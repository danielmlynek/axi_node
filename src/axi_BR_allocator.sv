==> flow/design.v <==
module axi_BR_allocator #(
    parameter                   AXI_USER_W     = 6,
    parameter                   N_INIT_PORT    = 1,
    parameter                   N_TARG_PORT    = 7,
    parameter                   AXI_DATA_W     = 64,
    parameter                   AXI_ID_IN      = 16,
    parameter                   LOG_N_TARG     = $clog2(N_TARG_PORT),
    parameter                   LOG_N_INIT     = $clog2(N_INIT_PORT),
    parameter                   AXI_ID_OUT     = AXI_ID_IN + $clog2(N_TARG_PORT)
)(
  input  logic                                                          clk,
  input  logic                                                          rst_n,
  input  logic [N_INIT_PORT-1:0][AXI_ID_OUT-1:0]                        rid_i,
  input  logic [N_INIT_PORT-1:0][AXI_DATA_W-1:0]                        rdata_i,
  input  logic [N_INIT_PORT-1:0][ 1:0]                                  rresp_i,
  input  logic [N_INIT_PORT-1:0]                                        rlast_i,    
  input  logic [N_INIT_PORT-1:0][AXI_USER_W-1:0]                        ruser_i,    
  input  logic [N_INIT_PORT-1:0]                                        rvalid_i,   
  output logic [N_INIT_PORT-1:0]                                        rready_o,    
  output  logic [AXI_ID_IN-1:0]                                         rid_o,
  output  logic [AXI_DATA_W-1:0]                                        rdata_o,
  output  logic [ 1:0]                                                  rresp_o,
  output  logic                                                         rlast_o,    
  output  logic [AXI_USER_W-1:0]                                        ruser_o,    
  output  logic                                                         rvalid_o,   
  input   logic                                                         rready_i,    
  input   logic                                                         incr_req_i,
  output  logic                                                         full_counter_o,
  output  logic                                                         outstanding_trans_o,
  input   logic                                                         error_req_i,
  output  logic                                                         error_gnt_o,
  input   logic [ 7:0]                                                  error_len_i,
  input   logic [AXI_USER_W-1:0]                                        error_user_i,
  input   logic [AXI_ID_IN-1:0]                                         error_id_i,
  input  logic                                                          sample_ardata_info_i
);
localparam      AUX_WIDTH = AXI_DATA_W + 2 + 1 + AXI_USER_W;
logic [N_INIT_PORT-1:0][AUX_WIDTH-1:0]                          AUX_VECTOR_IN;
logic [AUX_WIDTH-1:0]                                           AUX_VECTOR_OUT;
logic [N_INIT_PORT-1:0][AXI_ID_IN-1:0]                          rid_int;
genvar i;
logic   [9:0]                                                   outstanding_counter;
logic                                                           decr_req;
enum logic [1:0]                                                {OPERATIVE, ERROR_SINGLE, ERROR_BURST, GO_ERROR} CS, NS;
logic   [7:0]                                                   CounterBurstCS, CounterBurstNS;
logic   [ 7:0]                                                  error_len_S;
logic   [AXI_USER_W-1:0]                                        error_user_S;
logic   [AXI_ID_IN-1:0]                                         error_id_S;
logic [AXI_ID_IN-1:0]                                           rid_ARB_TREE;
logic [AXI_DATA_W-1:0]                                          rdata_ARB_TREE;
logic [ 1:0]                                                    rresp_ARB_TREE;
logic                                                           rlast_ARB_TREE;    
logic [AXI_USER_W-1:0]                                          ruser_ARB_TREE;    
logic                                                           rvalid_ARB_TREE;   
logic                                                           rready_ARB_TREE;    
assign outstanding_trans_o = (outstanding_counter == '0) ? 1'b0 : 1'b1;
assign decr_req = rvalid_ARB_TREE & rready_ARB_TREE & rlast_ARB_TREE;
assign full_counter_o = (outstanding_counter == '1) ? 1'b1 : 1'b0;
always_ff @(posedge clk, negedge rst_n)
begin
    if(rst_n == 1'b0)
      outstanding_counter  <= '0;
    else
    begin
      case({incr_req_i, decr_req})
        2'b00: begin  outstanding_counter  <= outstanding_counter; end
        2'b01:
        begin
                if(outstanding_counter != '0)
                    outstanding_counter  <= outstanding_counter - 1'b1;
                else
                    outstanding_counter  <= '0;
        end
        2'b10:
        begin
                if(outstanding_counter != '1)
                    outstanding_counter  <= outstanding_counter + 1'b1;
                else
                    outstanding_counter  <= '1;
        end
        2'b11: begin  outstanding_counter  <= outstanding_counter; end
      endcase
    end
end
always_ff @(posedge clk, negedge rst_n)
begin
  if(rst_n == 1'b0)
  begin
    CS             <= OPERATIVE;
    CounterBurstCS <= '0;
    error_user_S   <= '0;
    error_id_S     <= '0;
    error_len_S    <= '0;
  end
  else
  begin
    CS <= NS;
    CounterBurstCS <= CounterBurstNS;
    if(sample_ardata_info_i)
    begin
        error_user_S  <= error_user_i;
        error_id_S    <= error_id_i;
        error_len_S   <= error_len_i;
    end
  end
end
always_comb
begin
  rid_o           = rid_ARB_TREE;
  rdata_o         = rdata_ARB_TREE;
  rresp_o         = rresp_ARB_TREE;
  rlast_o         = rlast_ARB_TREE;
  ruser_o         = ruser_ARB_TREE;
  rvalid_o        = rvalid_ARB_TREE;
  rready_ARB_TREE = rready_i;
  CounterBurstNS = CounterBurstCS;
  error_gnt_o      = 1'b0;
  case(CS)
    OPERATIVE :
    begin
        CounterBurstNS   = '0;
        rready_ARB_TREE  = rready_i;
        error_gnt_o      = 1'b0;
        if((error_req_i == 1'b1))
        begin
          if(outstanding_trans_o == 1'b0)
          begin
              if(error_len_i == '0)
                NS = ERROR_SINGLE;
              else
                NS = ERROR_BURST;
          end
          else
          begin
              NS = GO_ERROR;
          end
        end
        else
        begin
          NS = OPERATIVE;
        end
    end
    GO_ERROR:
    begin
          CounterBurstNS   = '0;
          rready_ARB_TREE  = rready_i;
          error_gnt_o      = 1'b0;
          if(outstanding_trans_o == 1'b0)
          begin
              if(error_len_S == '0)
                NS = ERROR_SINGLE;
              else
                NS = ERROR_BURST;
          end
          else
          begin
              NS = GO_ERROR;
          end
    end
    ERROR_SINGLE :
    begin
        rready_ARB_TREE = 1'b0;
        CounterBurstNS = '0;
        error_gnt_o = 1'b1;
        rresp_o     = axi_pkg::RESP_DECERR;
        rdata_o     = { (AXI_DATA_W/32) {32'hDEADBEEF}};
        rvalid_o    = 1'b1;
        ruser_o     = error_user_S;
        rlast_o     = 1'b1;
        rid_o       = error_id_S;
        if(rready_i)
          NS = OPERATIVE;
        else
          NS = ERROR_SINGLE;
    end
    ERROR_BURST :
    begin
        rready_ARB_TREE = 1'b0;
        rresp_o     = axi_pkg::RESP_DECERR;
        rdata_o     = { (AXI_DATA_W/32) {32'hDEADBEEF}};
        rvalid_o    = 1'b1;
        ruser_o     = error_user_S;
        rid_o       = error_id_S;
        if(rready_i)
        begin
            if(CounterBurstCS < error_len_i)
            begin
              CounterBurstNS = CounterBurstCS + 1'b1;
              error_gnt_o    = 1'b0;
              rlast_o        = 1'b0;
              NS             = ERROR_BURST;
            end
            else
            begin
              error_gnt_o    = 1'b1;
              CounterBurstNS = '0;
              NS             = OPERATIVE;
              rlast_o        = 1'b1;
            end
        end
        else
        begin
            NS = ERROR_BURST;
            error_gnt_o      = 1'b0;
        end
    end
    default :
    begin
        CounterBurstNS = '0;
        NS             = OPERATIVE;
        error_gnt_o      = 1'b0;
    end
  endcase
end
assign        { ruser_ARB_TREE, rlast_ARB_TREE, rresp_ARB_TREE, rdata_ARB_TREE}  =  AUX_VECTOR_OUT;
generate
  for(i=0;i<N_INIT_PORT;i++)
  begin : AUX_VECTOR_BINDING
      assign AUX_VECTOR_IN[i] =  { ruser_i[i], rlast_i[i], rresp_i[i], rdata_i[i]};
  end
  for(i=0;i<N_INIT_PORT;i++)
  begin : RID_VECTOR_BINDING
      assign rid_int[i] =  rid_i[i][AXI_ID_IN-1:0];
  end
if(N_INIT_PORT == 1)
begin : DIRECT_BINDING
    assign rvalid_ARB_TREE = rvalid_i;
    assign AUX_VECTOR_OUT  = AUX_VECTOR_IN;
    assign rid_ARB_TREE   = rid_int;
    assign rready_o       = rready_i;
end
else
begin : ARB_TREE
    axi_ArbitrationTree
    #(
      .AUX_WIDTH  (AUX_WIDTH),
      .ID_WIDTH   (AXI_ID_IN),
      .N_MASTER   (N_INIT_PORT)
    )
    BR_ARB_TREE
    (
      .clk           (  clk            ),
      .rst_n         (  rst_n          ),
      .data_req_i    (  rvalid_i       ),
      .data_AUX_i    (  AUX_VECTOR_IN  ),
      .data_ID_i     (  rid_int        ),
      .data_gnt_o    (  rready_o       ),
      .data_req_o    (  rvalid_ARB_TREE  ),
      .data_AUX_o    (  AUX_VECTOR_OUT   ),
      .data_ID_o     (  rid_ARB_TREE     ),
      .data_gnt_i    (  rready_ARB_TREE  ),
      .lock          (1'b0),
      .SEL_EXCLUSIVE ({$clog2(N_INIT_PORT){1'b0}})
    );
end
endgenerate
endmodule
## Tool chain data of axi_BR_allocator

What the tools print for axi_BR_allocator, step after step.
Line numbers count from 1 in the design file above.
Library cell names are shortened.
A cell with -- has no value.

| inputs | value |
|---|---|
| design top | axi_BR_allocator |
| clock | clk |
| standard-cell library | sky130hd |
| timing corner | tt_025C_1v80 |

## Word level

Yosys after proc, flatten, opt, wreduce and memory -nomap, before mapping. Memory bits, and registers merged into a memory's read port (data or address), are not among the register bits. Print and check cells are not counted. Equal cells are merged and count once.

| word-level totals | value |
|---|---|
| register bits after elaboration | 50 |
| bits in latches | 0 |
| bits in writable memories | 0 |
| ROM bits | 0 |
| clocked read ports x word width | 0 |
| memories kept | 0 |
| input bits | 129 |
| output and inout port bits | 94 |

| cells by class | value |
|---|---|
| add/sub/neg operators | 3 |
| multipliers | 0 |
| div/mod/pow operators | 0 |
| order comparisons | 1 |
| equality and inequality tests | 9 |
| shifts and indexed selects | 0 |
| mux-type cells | 28 |
| bitwise logic cells | 2 |
| reduce/logical cells | 10 |

Operator list:

| cell | count |
|---|---|
| 64-bit case mux with 2-bit select | 1 |
| 16-bit case mux with 2-bit select | 1 |
| 10-bit case mux with 2-bit select | 1 |
| 10-bit two-way mux | 2 |
| 8-bit zero test | 2 |
| 8-bit case mux with 2-bit select | 1 |
| 8-bit two-way mux | 2 |
| 2-bit two-way mux | 7 |
| 6-bit case mux with 2-bit select | 1 |
| 10-bit by 1-bit adder with 10-bit output (second input constant) | 1 |
| 10-bit by 1-bit subtractor with 10-bit output (second input constant) | 1 |
| 10-bit equality test (second input constant) | 1 |
| 10-bit inequality test (second input constant) | 1 |
| 10-bit zero test | 1 |
| 10-bit nonzero test | 1 |
| 2-bit equality test (second input constant) | 4 |
| 8-bit by 1-bit adder with 8-bit output (second input constant) | 1 |
| 8-bit less-than comparator | 1 |
| 2-bit case mux with 4-bit select | 1 |
| 2-bit OR reduction | 3 |
| 1-bit case mux with 3-bit select | 2 |
| 1-bit two-way mux | 6 |
| 2-bit by 1-bit equality test with 1-bit output (second input constant) | 2 |
| 2-bit zero test | 2 |
| 2-bit case mux with 2-bit select | 1 |
| 1-bit case mux with 2-bit select | 2 |
| 3-bit OR reduction | 1 |
| 1-bit AND | 2 |
| 2-bit inequality test (second input constant) | 1 |

## Logic depth

Yosys ltp: most cells in a row. Word level: on the elaborated netlist, between registers, memories and ports. Mapped: between sequential cells and ports; inverters and the memories' decode and read muxes count.

| logic depth | value |
|---|---|
| word-level depth | 7 |
| ABC_AREA | 0 |
| gate-level depth with buffers | 10 |
| mapped depth without buffers | 7 |

## After synthesis

The flow's flattened synthesis, as Yosys stat reports it; memories are mapped. The netlist is that of the ABC_AREA named above (0 if unset); the other value can give another one.

Cells by type:

| cell | count | area in all (um2) |
|---|---|---|
| dfrtp_1 | 51 | 1.28E+03 |
| mux2_2 | 52 | 585.562 |
| or3_1 | 50 | 312.8 |
| ha_1 | 12 | 150.144 |
| and2_1 | 19 | 118.864 |
| o21ai_0 | 21 | 105.101 |
| clkbuf_1 | 25 | 93.84 |
| nor2_1 | 21 | 78.826 |
| a21oi_1 | 12 | 60.058 |
| nand2_1 | 16 | 60.058 |
| inv_1 | 15 | 56.304 |
| nor2b_1 | 8 | 50.048 |
| nand4_1 | 7 | 43.792 |
| nand3_1 | 8 | 40.038 |
| nor4_1 | 6 | 37.536 |
| xor2_1 | 4 | 35.034 |
| a21boi_0 | 4 | 30.029 |
| mux2i_1 | 3 | 30.029 |

Other cell types: 30; their cells: 43.

| mapped netlist | value |
|---|---|
| standard cells after synthesis | 377 |
| cell area after synthesis | 3509.6 um2 |
| sequential part of the area | 1302.5 um2 |
| flip-flops | 52 |
| buffers | 27 |

## Worst setup path after synthesis

OpenSTA on the mapped netlist: ideal clock, no wires. The path of least setup slack (recovery checks aside). Input and output delay are each 20% of the period. Register names are those of the netlist, which keeps one name where synthesis merged equal registers.

| timing path post-synthesis | value |
|---|---|
| kind | input to output |
| start | input port error_len_i[5] |
| end | output port rlast_o |
| period | 2.79 ns |
| input delay | 0.558 ns |
| time at the first pin | 0.558 ns |
| arrival | 1.954 ns |
| slack | 0.278 ns |
| path delay | 1.396 ns |
| stages on the path | 7 |
| path buffers | 0 |
| synthesis period reached | 2.512 ns |

"path delay" is the arrival time less input delay plus setup time.
A path that ends at an output port has no setup time.
"stages on the path" counts driving pins, that of a launching flip-flop among them; a cell with two outputs on the path counts twice.
"synthesis period reached" is the clock period less the worst setup slack; recovery checks do not enter. This is arithmetic on one report: input and output delays are still those of the set period (20% each).
The rows between start and end are the longest chain of elaborated cells between them; the timing report does not say that the signal goes this way. Where chains are equally long, one stands for them.
Each line given opens the expression or statement behind the cell; cells for indexed reads and writes are added by Yosys, which also makes memories of some case tables.

| between the ends, post-synthesis | value |
|---|---|
| path through | inv_1 ha_1 a211oi_1 nor2_1 a21oi_1 a31oi_1 or2_2 |
| length of the longest elaborated chain | 4 |
| elaborated cells on any way between the ends | 4 |
| those cells by class | 1 x compare; 3 x mux |

Ends and longest elaborated chain, post-synthesis:

| item | RTL line | source |
|---|---|---|
| from (decl) | 32 | `input   logic [ 7:0]                                                  error_len_i,` |
| 8-bit less-than comparator | 186 | `if(CounterBurstCS < error_len_i)` |
| 1-bit two-way mux | 186 |  |
| 1-bit two-way mux | 184 | `if(rready_i)` |
| 1-bit case mux with 3-bit select | 118 | `case(CS)` |
| to (decl) | 23 | `output  logic                                                         rlast_o,` |

## Path in the finished layout

Path of least setup slack in the final report of flow run B (OpenROAD, finished layout, wires in). Where an end is a register, its clock arrival counts in the times.

| timing path after layout | value |
|---|---|
| kind | input to output |
| start | input port error_len_i[6] |
| end | output port rlast_o |
| period | 3.84 ns |
| input delay | 0.77 ns |
| time at the first pin | 0.77 ns |
| arrival | 3.24 ns |
| slack | -0.17 ns |
| stages on the path | 10 |
| path buffers | 3 |

The rows between start and end are the longest chain of elaborated cells between them; the timing report does not say that the signal goes this way. Where chains are equally long, one stands for them.

| between the ends, after layout | value |
|---|---|
| path through | clkdlybuf4s50_1 inv_1 ha_1 o21ai_0 nor2_1 a21oi_2 buf_4 a31oi_1 or2_2 clkdlybuf4s15_1 |
| length of the longest elaborated chain | 4 |
| elaborated cells on any way between the ends | 4 |
| those cells by class | 1 x compare; 3 x mux |

Ends and longest elaborated chain, after layout:

| item | RTL line | source |
|---|---|---|
| from (decl) | 32 | `input   logic [ 7:0]                                                  error_len_i,` |
| 8-bit less-than comparator | 186 | `if(CounterBurstCS < error_len_i)` |
| 1-bit two-way mux | 186 |  |
| 1-bit two-way mux | 184 | `if(rready_i)` |
| 1-bit case mux with 3-bit select | 118 | `case(CS)` |
| to (decl) | 23 | `output  logic                                                         rlast_o,` |

Subject: axi_BR_allocator on sky130hd, stored results

Hello all,

Top module axi_BR_allocator; platform sky130hd; tools Yosys and OpenROAD; 2 stored runs in no particular order. Input and output delays are each 20% of the period that was set; the output load is 0.01 pF.
"achieved clock period": clock period set for the run, less the worst setup slack. It is reckoned from that one timing run; input and output delays stay at 20% of the period that was set.
"total power of the final layout" is the tool's figure for a default switching activity; nothing was simulated.
A setting shown as n/a is not set for that run.
Among the results, n/a means that no value is shown for the run.

| name | flow run A | flow run B |
|---|---|---|
| period_ns | 3.01 | 3.84 |
| CORE_UTILIZATION | 71 | 53 |
| CORE_MARGIN | 5 | 2 |
| CELL_PAD_IN_SITES_DETAIL_PLACEMENT | 1 | n/a |
| GPL_TIMING_DRIVEN | 0 | n/a |
| CTS_CLUSTER_DIAMETER | 270 | n/a |
| MIN_ROUTING_LAYER | met2 | met1 |
| CAP_MARGIN | 20 | 15 |
| SLEW_MARGIN | 20 | 30 |
| SETUP_SLACK_MARGIN | n/a | 0.06 |
| PLACE_DENSITY | n/a | 0.91 |
| CORE_ASPECT_RATIO | n/a | 0.54 |
| synthesis area (um2) | n/a | 3509.6 |
| achieved clock period (ns) | n/a | 4.008 |
| total power of the final layout (mW) | n/a | 1.977 |
| post-route setup TNS (ns) | n/a | -0.227 |
| final design utilization (%) | n/a | 94.2 |
| area of the die (um2) | n/a | 7320.1 |
| worst setup slack after layout (ns) | n/a | -0.168 |

Flow run A: no results, placement failed with GPL-0301

Thanks
